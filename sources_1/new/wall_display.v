==> flow/design.v <==
`timescale 1ns / 1ps
module get_coordinate(
    input [4:0] square,
    output [2:0] x,
    output [1:0] y
);
    assign x = square % 5;
    assign y = square / 5;
endmodule
`timescale 1ns / 1ps
module wall_display(
    input clock,
    input [30:0] maze,
    input [4:0] position,
    input [6:0] x, y,
    output reg [15:0] oled_data = 0
    );
    reg [19:0] square;
    wire [2:0] curr_x;
    wire [1:0] curr_y;
    wire [6:0] oled_pos_x , oled_pos_y;
    assign oled_pos_x = (curr_x+1) * 15 - 2;
    assign oled_pos_y = curr_y * 15 + 3;
    get_coordinate curr(position,curr_x, curr_y);
    wire [3:0] px, py;
    assign px = x - oled_pos_x;
    assign py = y - oled_pos_y;
    always @ (posedge clock) begin
          square <= 0;
          square[position] <= 1;
        if ((x == 11) && (y >= 2) && (y <= 61)) 
            begin
                oled_data <= 16'b00000_000000_00000;
            end
        else if ((x == 85) && (y >= 2) && (y <= 61)) 
            begin
                oled_data <= 16'b00000_000000_00000;
            end
        else if ((x >= 11) && (x <= 85) && (y == 2))
            begin
                oled_data <= 16'b00000_000000_00000;
            end
        else if ((x >= 11) && (x <= 85) && (y == 61))
            begin
                oled_data <= 16'b00000_000000_00000;
            end
        else if ((x == 26) && (y >= 3) && (y <= 17))
            begin
                if (maze[0] == 0) begin
                oled_data <= 16'b11111_111111_11111;
                end
                else begin
                oled_data <= 16'b00000_000000_00000;
                end
            end
        else if ((x == 41) && (y >= 3) && (y <= 17))
            begin
                if (maze[1] == 0) begin
                            oled_data <= 16'b11111_111111_11111;
                            end
                            else begin
                            oled_data <= 16'b00000_000000_00000;
                            end
            end
        else if ((x == 56) && (y >= 3) && (y <= 17))
            begin
                if (maze[2] == 0) begin
                            oled_data <= 16'b11111_111111_11111;
                            end
                            else begin
                            oled_data <= 16'b00000_000000_00000;
                            end
            end
        else if ((x == 71) && (y >= 3) && (y <= 17))
            begin
                if (maze[3] == 0) begin
                            oled_data <= 16'b11111_111111_11111;
                            end
                            else begin
                            oled_data <= 16'b00000_000000_00000;
                            end
            end
        else if ((x == 26) && (y >= 18) && (y <= 32))
            begin
                if (maze[4] == 0) begin
                            oled_data <= 16'b11111_111111_11111;
                            end
                            else begin
                            oled_data <= 16'b00000_000000_00000;
                            end
            end
         else if ((x == 41) && (y >= 18) && (y <= 32))
            begin
                if (maze[5] == 0) begin
                            oled_data <= 16'b11111_111111_11111;
                            end
                            else begin
                            oled_data <= 16'b00000_000000_00000;
                            end
            end
         else if ((x == 56) && (y >= 18) && (y <= 32))
            begin
                if (maze[6] == 0) begin
                            oled_data <= 16'b11111_111111_11111;
                            end
                            else begin
                            oled_data <= 16'b00000_000000_00000;
                            end
            end
         else if ((x == 71) && (y >= 18) && (y <= 32))
            begin
                if (maze[7] == 0) begin
                            oled_data <= 16'b11111_111111_11111;
                            end
                            else begin
                            oled_data <= 16'b00000_000000_00000;
                            end
            end
         else if ((x == 26) && (y >= 33) && (y <= 47))
            begin
                if (maze[8] == 0) begin
                            oled_data <= 16'b11111_111111_11111;
                            end
                            else begin
                            oled_data <= 16'b00000_000000_00000;
                            end
            end
         else if ((x == 41) && (y >= 33) && (y <= 47))
            begin
                if (maze[9] == 0) begin
                            oled_data <= 16'b11111_111111_11111;
                            end
                            else begin
                            oled_data <= 16'b00000_000000_00000;
                            end
            end
         else if ((x == 56) && (y >= 33) && (y <= 47))
            begin
                if (maze[10] == 0) begin
                            oled_data <= 16'b11111_111111_11111;
                            end
                            else begin
                            oled_data <= 16'b00000_000000_00000;
                            end
            end
        else if ((x == 71) && (y >= 33) && (y <= 47))
            begin
                if (maze[11] == 0) begin
                            oled_data <= 16'b11111_111111_11111;
                            end
                            else begin
                            oled_data <= 16'b00000_000000_00000;
                            end
            end
        else if ((x == 26) && (y >= 48) && (y <= 60))
            begin
                if (maze[12] == 0) begin
                            oled_data <= 16'b11111_111111_11111;
                            end
                            else begin
                            oled_data <= 16'b00000_000000_00000;
                            end
            end
         else if ((x == 41) && (y >= 48) && (y <= 60))
            begin
                if (maze[13] == 0) begin
                            oled_data <= 16'b11111_111111_11111;
                            end
                            else begin
                            oled_data <= 16'b00000_000000_00000;
                            end
            end
         else if ((x == 56) && (y >= 48) && (y <= 60))
            begin
                if (maze[14] == 0) begin
                            oled_data <= 16'b11111_111111_11111;
                            end
                            else begin
                            oled_data <= 16'b00000_000000_00000;
                            end
            end
        else if ((x == 71) && (y >= 48) && (y <= 60))
            begin
                if (maze[15] == 0) begin
                            oled_data <= 16'b11111_111111_11111;
                            end
                            else begin
                            oled_data <= 16'b00000_000000_00000;
                            end
            end
        else if ((x >= 12) && (x <= 25) && (y == 17))
            begin
                if (maze[16] == 0) begin
                            oled_data <= 16'b11111_111111_11111;
                            end
                            else begin
                            oled_data <= 16'b00000_000000_00000;
                            end
            end
         else if ((x >= 27) && (x <= 40) && (y == 17))
            begin
                if (maze[17] == 0) begin
                            oled_data <= 16'b11111_111111_11111;
                            end
                            else begin
                            oled_data <= 16'b00000_000000_00000;
                            end
            end
         else if ((x >= 42) && (x <= 55) && (y == 17))
            begin
                if (maze[18] == 0) begin
                            oled_data <= 16'b11111_111111_11111;
                            end
                            else begin
                            oled_data <= 16'b00000_000000_00000;
                            end
            end
         else if ((x >= 57) && (x <= 70) && (y == 17))
            begin
                if (maze[19] == 0) begin
                            oled_data <= 16'b11111_111111_11111;
                            end
                            else begin
                            oled_data <= 16'b00000_000000_00000;
                            end
            end
         else if ((x >= 72) && (x <= 85) && (y == 17))
            begin
                if (maze[20] == 0) begin
                            oled_data <= 16'b11111_111111_11111;
                            end
                            else begin
                            oled_data <= 16'b00000_000000_00000;
                            end
            end
         else if ((x >= 12) && (x <= 25) && (y == 32))
            begin
                if (maze[21] == 0) begin
                            oled_data <= 16'b11111_111111_11111;
                            end
                            else begin
                            oled_data <= 16'b00000_000000_00000;
                            end
            end
         else if ((x >= 27) && (x <= 40) && (y == 32))
            begin
                if (maze[22] == 0) begin
                            oled_data <= 16'b11111_111111_11111;
                            end
                            else begin
                            oled_data <= 16'b00000_000000_00000;
                            end
            end
         else if ((x >= 42) && (x <= 55) && (y == 32))
            begin
                if (maze[23] == 0) begin
                            oled_data <= 16'b11111_111111_11111;
                            end
                            else begin
                            oled_data <= 16'b00000_000000_00000;
                            end
            end
         else if ((x >= 57) && (x <= 70) && (y == 32))
            begin
                if (maze[24] == 0) begin
                            oled_data <= 16'b11111_111111_11111;
                            end
                            else begin
                            oled_data <= 16'b00000_000000_00000;
                            end
            end
         else if ((x >= 72) && (x <= 85) && (y == 32))
            begin
                if (maze[25] == 0) begin
                            oled_data <= 16'b11111_111111_11111;
                            end
                            else begin
                            oled_data <= 16'b00000_000000_00000;
                            end
            end
         else if ((x >= 12) && (x <= 25) && (y == 47))
            begin
                if (maze[26] == 0) begin
                            oled_data <= 16'b11111_111111_11111;
                            end
                            else begin
                            oled_data <= 16'b00000_000000_00000;
                            end
            end
         else if ((x >= 27) && (x <= 40) && (y == 47))
            begin
                if (maze[27] == 0) begin
                            oled_data <= 16'b11111_111111_11111;
                            end
                            else begin
                            oled_data <= 16'b00000_000000_00000;
                            end
            end
        else if ((x >= 42) && (x <= 55) && (y == 47))
            begin
                if (maze[28] == 0) begin
                            oled_data <= 16'b11111_111111_11111;
                            end
                            else begin
                            oled_data <= 16'b00000_000000_00000;
                            end
            end
         else if ((x >= 57) && (x <= 70) && (y == 47))
            begin
                if (maze[29] == 0) begin
                            oled_data <= 16'b11111_111111_11111;
                            end
                            else begin
                            oled_data <= 16'b00000_000000_00000;
                            end
            end
         else if ((x >= 72) && (x <= 85) && (y == 47))
            begin
                if (maze[30] == 0) begin
                            oled_data <= 16'b11111_111111_11111;
                            end
                            else begin
                            oled_data <= 16'b00000_000000_00000;
                            end
            end
         else if ((x >= oled_pos_x) && (x <= oled_pos_x+14) && (y >= oled_pos_y) && (y <= oled_pos_y+14))
            begin 
                if (square [0] == 0) begin
                    oled_data <= 16'b11111_111111_11111;
                end
                else begin
                if ((py == 7 && px == 1) || (py == 8 && px == 1) || (py == 7 && px == 2) || (py == 8 && px == 2) || (py == 5 && px == 3) || (py == 6 && px == 3) || (py == 9 && px == 3) || (py == 5 && px == 4) || (py == 6 && px == 4) || (py == 9 && px == 4) || (py == 2 && px == 6) || (py == 9 && px == 6) || (py == 2 && px == 7) || (py == 9 && px == 7) || (py == 3 && px == 9) || (py == 4 && px == 9) || (py == 9 && px == 9) || (py == 3 && px == 10) || (py == 4 && px == 10) || (py == 9 && px == 10) || (py == 2 && px == 11)) oled_data <= 16'hcc88;
                else if ((py == 5 && px == 1) || (py == 6 && px == 1) || (py == 9 && px == 1) || (py == 5 && px == 2) || (py == 6 && px == 2) || (py == 9 && px == 2) || (py == 10 && px == 3) || (py == 11 && px == 3) || (py == 12 && px == 3) || (py == 13 && px == 3) || (py == 10 && px == 4) || (py == 11 && px == 4) || (py == 12 && px == 4) || (py == 13 && px == 4) || (py == 9 && px == 5) || (py == 10 && px == 5) || (py == 11 && px == 5) || (py == 3 && px == 6) || (py == 4 && px == 6) || (py == 5 && px == 6) || (py == 6 && px == 6) || (py == 7 && px == 6) || (py == 8 && px == 6) || (py == 10 && px == 6) || (py == 11 && px == 6) || (py == 3 && px == 7) || (py == 4 && px == 7) || (py == 5 && px == 7) || (py == 6 && px == 7) || (py == 7 && px == 7) || (py == 8 && px == 7) || (py == 10 && px == 7) || (py == 11 && px == 7) || (py == 3 && px == 8) || (py == 4 && px == 8) || (py == 7 && px == 8) || (py == 8 && px == 8) || (py == 9 && px == 8) || (py == 10 && px == 8) || (py == 11 && px == 8) || (py == 12 && px == 8) || (py == 13 && px == 8) || (py == 7 && px == 9) || (py == 8 && px == 9) || (py == 10 && px == 9) || (py == 11 && px == 9) || (py == 5 && px == 10) || (py == 6 && px == 10) || (py == 7 && px == 10) || (py == 8 && px == 10) || (py == 10 && px == 10) || (py == 11 && px == 10) || (py == 3 && px == 11) || (py == 4 && px == 11) || (py == 7 && px == 11) || (py == 8 && px == 11)) oled_data <= 16'hdd6e;
                else if ((py == 12 && px == 5) || (py == 13 && px == 5) || (py == 12 && px == 9) || (py == 13 && px == 9) || (py == 12 && px == 10) || (py == 13 && px == 10)) oled_data <= 16'h9346;
                else if ((py == 5 && px == 8) || (py == 6 && px == 8) || (py == 5 && px == 9) || (py == 6 && px == 9) || (py == 5 && px == 11) || (py == 6 && px == 11) || (py == 5 && px == 12) || (py == 6 && px == 12)) oled_data <= 16'he803;
                else oled_data <= 16'b11111_111111_11111;
                end
            end
         end
endmodule
# == Tool chain data of wall_display ==
# What the tools print for wall_display, step after step.
# Line numbers count from 1 in the design file above.
# Operators: Yosys type, input widths -> output width; for muxes data width and select width s.
# Library cell names are shortened.
# A cell with - has no value.
# inputs
top,wall_display
clk_port,clock
lib,sky130hd
lib_corner,tt_025C_1v80

# == Elaborated design ==
# Counts by Yosys on the flattened word-level netlist (proc, flatten, opt, wreduce; memories kept). Register bits leave out memories and registers merged into their read ports (data or address). Print and check cells are left out. Cells with the same type and inputs are merged into one.
# bits
wordCells,385
register_bits,17
in_bits,51
# op_classes
reduce_logical,242
cmp,25
mul,2
muxes,68
n_eq,35
div,2
n_addsub,8
n_shift,1
# op_table
op,count
$mux 16,63
$logic_and 1x1->1,153
$div 5x3->32 const B,1
$mod 5x3->32 const B,1
$logic_or 1x1->1,87
$mux 15,4
$eq 4x4->1 const B,11
$le 7x6->1 const B,6
$eq 7x6->1 const B,5
$reduce_bool 32->1,1
$eq 4x3->1 const B,8
$mul 4x4->7 const B,1
$ge 7x6->1 const B,4
$eq 4x2->1 const B,4
$add 7x4->8 const B,2
$le 7x8->1,2
$ge 7x2->1 const B,2
$ge 7x4->1 const B,2
$ge 7x5->1 const B,2
$le 7x5->1 const B,2
$eq 7x5->1 const B,2
$ge 7x7->1,2
$le 7x7->1 const B,2
$eq 7x7->1 const B,2
$mux 13,1
$mul 2x4->6 const B,1
$sub 4x4->4,2
$add 6x2->7 const B,1
# Other operator kinds: 9; their cells: 9.

# == Depth ==
# Longest topological path by Yosys (ltp), each cell counted once; first at word level (registers and memories cut), then after technology mapping (sequential cells cut; the memories' decode and read muxes count).
# depth
ltp_word,97
abc_area,1
depth_mapped,76
ltp_nobuf,76

# == After synthesis ==
# Source: synth_stat.txt of the flow (Yosys; design flattened, memories mapped). It holds for the ABC_AREA given above (unset counts as 0); a run with the other value may have another netlist.
# The area totals of this step are shown rounded.
# by_type
type,count
nand2_1,233
ha_1,46
inv_1,114
nor2_1,73
nand3_1,48
dfxtp_1,11
fa_1,8
a21oi_1,31
nor3_1,26
nand4_1,20
o21ai_0,24
xor2_1,9
inv_2,17
buf_4,7
nor4_1,8
o21ai_1,9
nor2_2,7
o21a_1,5
# Other cell types: 29; their cells: 49.
# mapped
buffers,7
mapped_cells,745
ffs,11
mapped_area_um2,4080

# == Worst setup path after synthesis ==
# Source: OpenSTA report_checks on the synthesized netlist (no wires, ideal clock, input and output delay 20% of the period each), path of least setup slack; recovery checks are left aside. Register names are those of the netlist, which keeps one name where synthesis merged equal registers.
# synth_path
path_kind,input port to flip-flop
startpoint,in position[3]
endpoint,reg oled_data[9]
input_delay_ns,1.824
path_slack_ns,0.015
launch_ns,1.824
required_ns,8.994
setup_ns,0.126
delay_ns,7.282
period_ns,9.12
driving_pins,69
arrival_time_ns,8.980
period_less_setup_slack_ns,9.105
# "delay_ns" is the arrival time less input delay plus setup time.
# "driving_pins": output pins that drive a net of the path, with the launching flip-flop's if there is one; two outputs of one cell count as two.
# "period_less_setup_slack_ns" = period - worst setup slack (recovery checks aside). The figure is calculated, with input and output delays left at 20% of the set period.
# The rows between start and end are the longest chain of elaborated cells between them; the timing report does not say that the signal goes this way. Where chains are equally long, one stands for them.
# A line is the first line of the expression or statement that the cell stems from. Yosys adds cells for indexed reads and writes and turns some case tables into memories.
# At most two assigning lines are given for a register; there are more.
# synth_between
path_cell_list,nor2_1 inv_1 ha_1 o21ai_0 o21a_1 inv_1 nor2_1 o21ai_1 xor2_1 ha_1 inv_1 o211ai_1 nand3_1 xor2_1 ha_1 inv_1 xor2_1 inv_1 (+33 left out) nand2_1 nand2_1 nand2_1 nand2_1 nand2_1 nand2_1 nand2_1 nand2_1 nand2_1 nand2_1 nand2_1 nand2_1 nand2_1 nand2_1 nand2_1 nand2_1 nand2_1 a21oi_1
elab_chain_len,97
# synth_rtl
element,line,text
"start, declared",14,"input [4:0] position,"
$mod 5x3->32,7,assign x = square % 5;
$add 3x1->4,22,assign oled_pos_x = (curr_x+1) * 15 - 2;
$mul 4x4->7,22,
$sub 7x2->7,22,
$sub 4x4->4,26,assign px = x - oled_pos_x;
$eq 4x1->1,333,else if ((py == 5 && px == 1) || (py == 6 && px == 1) || (py == 9 && px == 1) || (py == 5 && px == 2) || (py = ...
$logic_and 1x1->1,333,
(+83 left out),-,
$mux 16,101,else if ((x == 56) && (y >= 18) && (y <= 32))
$mux 16,92,else if ((x == 41) && (y >= 18) && (y <= 32))
$mux 16,83,else if ((x == 26) && (y >= 18) && (y <= 32))
$mux 16,74,else if ((x == 71) && (y >= 3) && (y <= 17))
$mux 16,65,else if ((x == 56) && (y >= 3) && (y <= 17))
$mux 16,56,else if ((x == 41) && (y >= 3) && (y <= 17))
$mux 16,47,else if ((x == 26) && (y >= 3) && (y <= 17))
"end, assigned",45,oled_data <= 16'b00000_000000_00000;
"end, assigned",50,oled_data <= 16'b11111_111111_11111;
"end, declared",16,output reg [15:0] oled_data = 0

# == Path in the finished layout ==
# Path of least setup slack in the final report of stored run 1 (OpenROAD, finished layout, wires in). Where an end is a register, its clock arrival counts in the times.
# layout_path
path_kind,input port to flip-flop
startpoint,in position[3]
endpoint,reg oled_data[10]
arrival_time_ns,8.09
input_delay_ns,1.26
launch_ns,1.26
path_slack_ns,-1.64
setup_ns,0.07
driving_pins,56
required_ns,6.45
period_ns,6.28
# The rows between start and end are the longest chain of elaborated cells between them; the timing report does not say that the signal goes this way. Where chains are equally long, one stands for them.
# At most two assigning lines are given for a register; there are more.
# layout_between
path_cell_list,buf_6 nor2_4 nor2_1 inv_1 nand2_2 o21ai_4 ha_2 nor2_1 o21a_1 inv_2 nor2_4 o21ai_4 xor2_2 ha_2 inv_2 o211ai_1 nand3_2 inv_2 (+20 left out) buf_4 buf_4 buf_4 buf_4 buf_4 buf_4 buf_4 buf_4 buf_4 buf_4 buf_4 nand3_1 buf_4 nor2_1 buf_4 nand3b_1 nand2_1 a21oi_1
elab_chain_len,97
# layout_rtl
element,line,text
"start, declared",14,"input [4:0] position,"
$mod 5x3->32,7,assign x = square % 5;
$add 3x1->4,22,assign oled_pos_x = (curr_x+1) * 15 - 2;
$mul 4x4->7,22,
$sub 7x2->7,22,
$sub 4x4->4,26,assign px = x - oled_pos_x;
$eq 4x1->1,333,else if ((py == 5 && px == 1) || (py == 6 && px == 1) || (py == 9 && px == 1) || (py == 5 && px == 2) || (py = ...
$logic_and 1x1->1,333,
(+83 left out),-,
$mux 16,101,else if ((x == 56) && (y >= 18) && (y <= 32))
$mux 16,92,else if ((x == 41) && (y >= 18) && (y <= 32))
$mux 16,83,else if ((x == 26) && (y >= 18) && (y <= 32))
$mux 16,74,else if ((x == 71) && (y >= 3) && (y <= 17))
$mux 16,65,else if ((x == 56) && (y >= 3) && (y <= 17))
$mux 16,56,else if ((x == 41) && (y >= 3) && (y <= 17))
$mux 16,47,else if ((x == 26) && (y >= 3) && (y <= 17))
"end, assigned",45,oled_data <= 16'b00000_000000_00000;
"end, assigned",50,oled_data <= 16'b11111_111111_11111;
"end, declared",16,output reg [15:0] oled_data = 0

# Measured results for wall_display: 2 stored runs of the Yosys and OpenROAD flow on sky130hd. The settings differ; the order carries no meaning. The constraints put input and output delay at 20% of the set period each and load the outputs with 0.01 pF.
# "period_less_ws_ns" means the clock period less the worst setup slack. The figure is calculated, with input and output delays left at 20% of the set period.
# "worst_path_time_ns" is the time allowed to the run's worst setup path (the clock period less input and output delay, where it has them) less its slack. Clock arrival times count: a late capture clock shortens it, a late launch clock lengthens it.
# The measured numbers are rounded.
# A setting shown as n/a is not set for that run.
# Results: n/a = not shown.
stored run,period_ns,CORE_UTILIZATION,SETUP_SLACK_MARGIN,PLACE_DENSITY_LB_ADDON,TNS_END_PERCENT,ABC_AREA,GPL_ROUTABILITY_DRIVEN,CAP_MARGIN,CORE_MARGIN,SLEW_MARGIN,CELL_PAD_IN_SITES_GLOBAL_PLACEMENT,GPL_TIMING_DRIVEN,CTS_CLUSTER_SIZE,MIN_ROUTING_LAYER,period_less_ws_ns,setup_tns_ns,die_um2,final_setup_ws_ns,post_route_stdcell_area_um2,worst_path_time_ns,timing.worst_path_kind,worst_hold_slack_ns,ys_area_um2
stored run 1,6.28,33,0.16,0.0,50,1,1,20,2,20,n/a,n/a,n/a,n/a,7.922,-14.6,13300,-1.64,6180,6.67,input port to flip-flop,0.462,4080
stored run 2,9.58,34,0.45,0.02,n/a,1,0,15,2,20,3,0,19,met1,n/a,n/a,n/a,n/a,n/a,n/a,n/a,n/a,n/a
# Stored run 2: unfinished; error FLW-0024 in placement
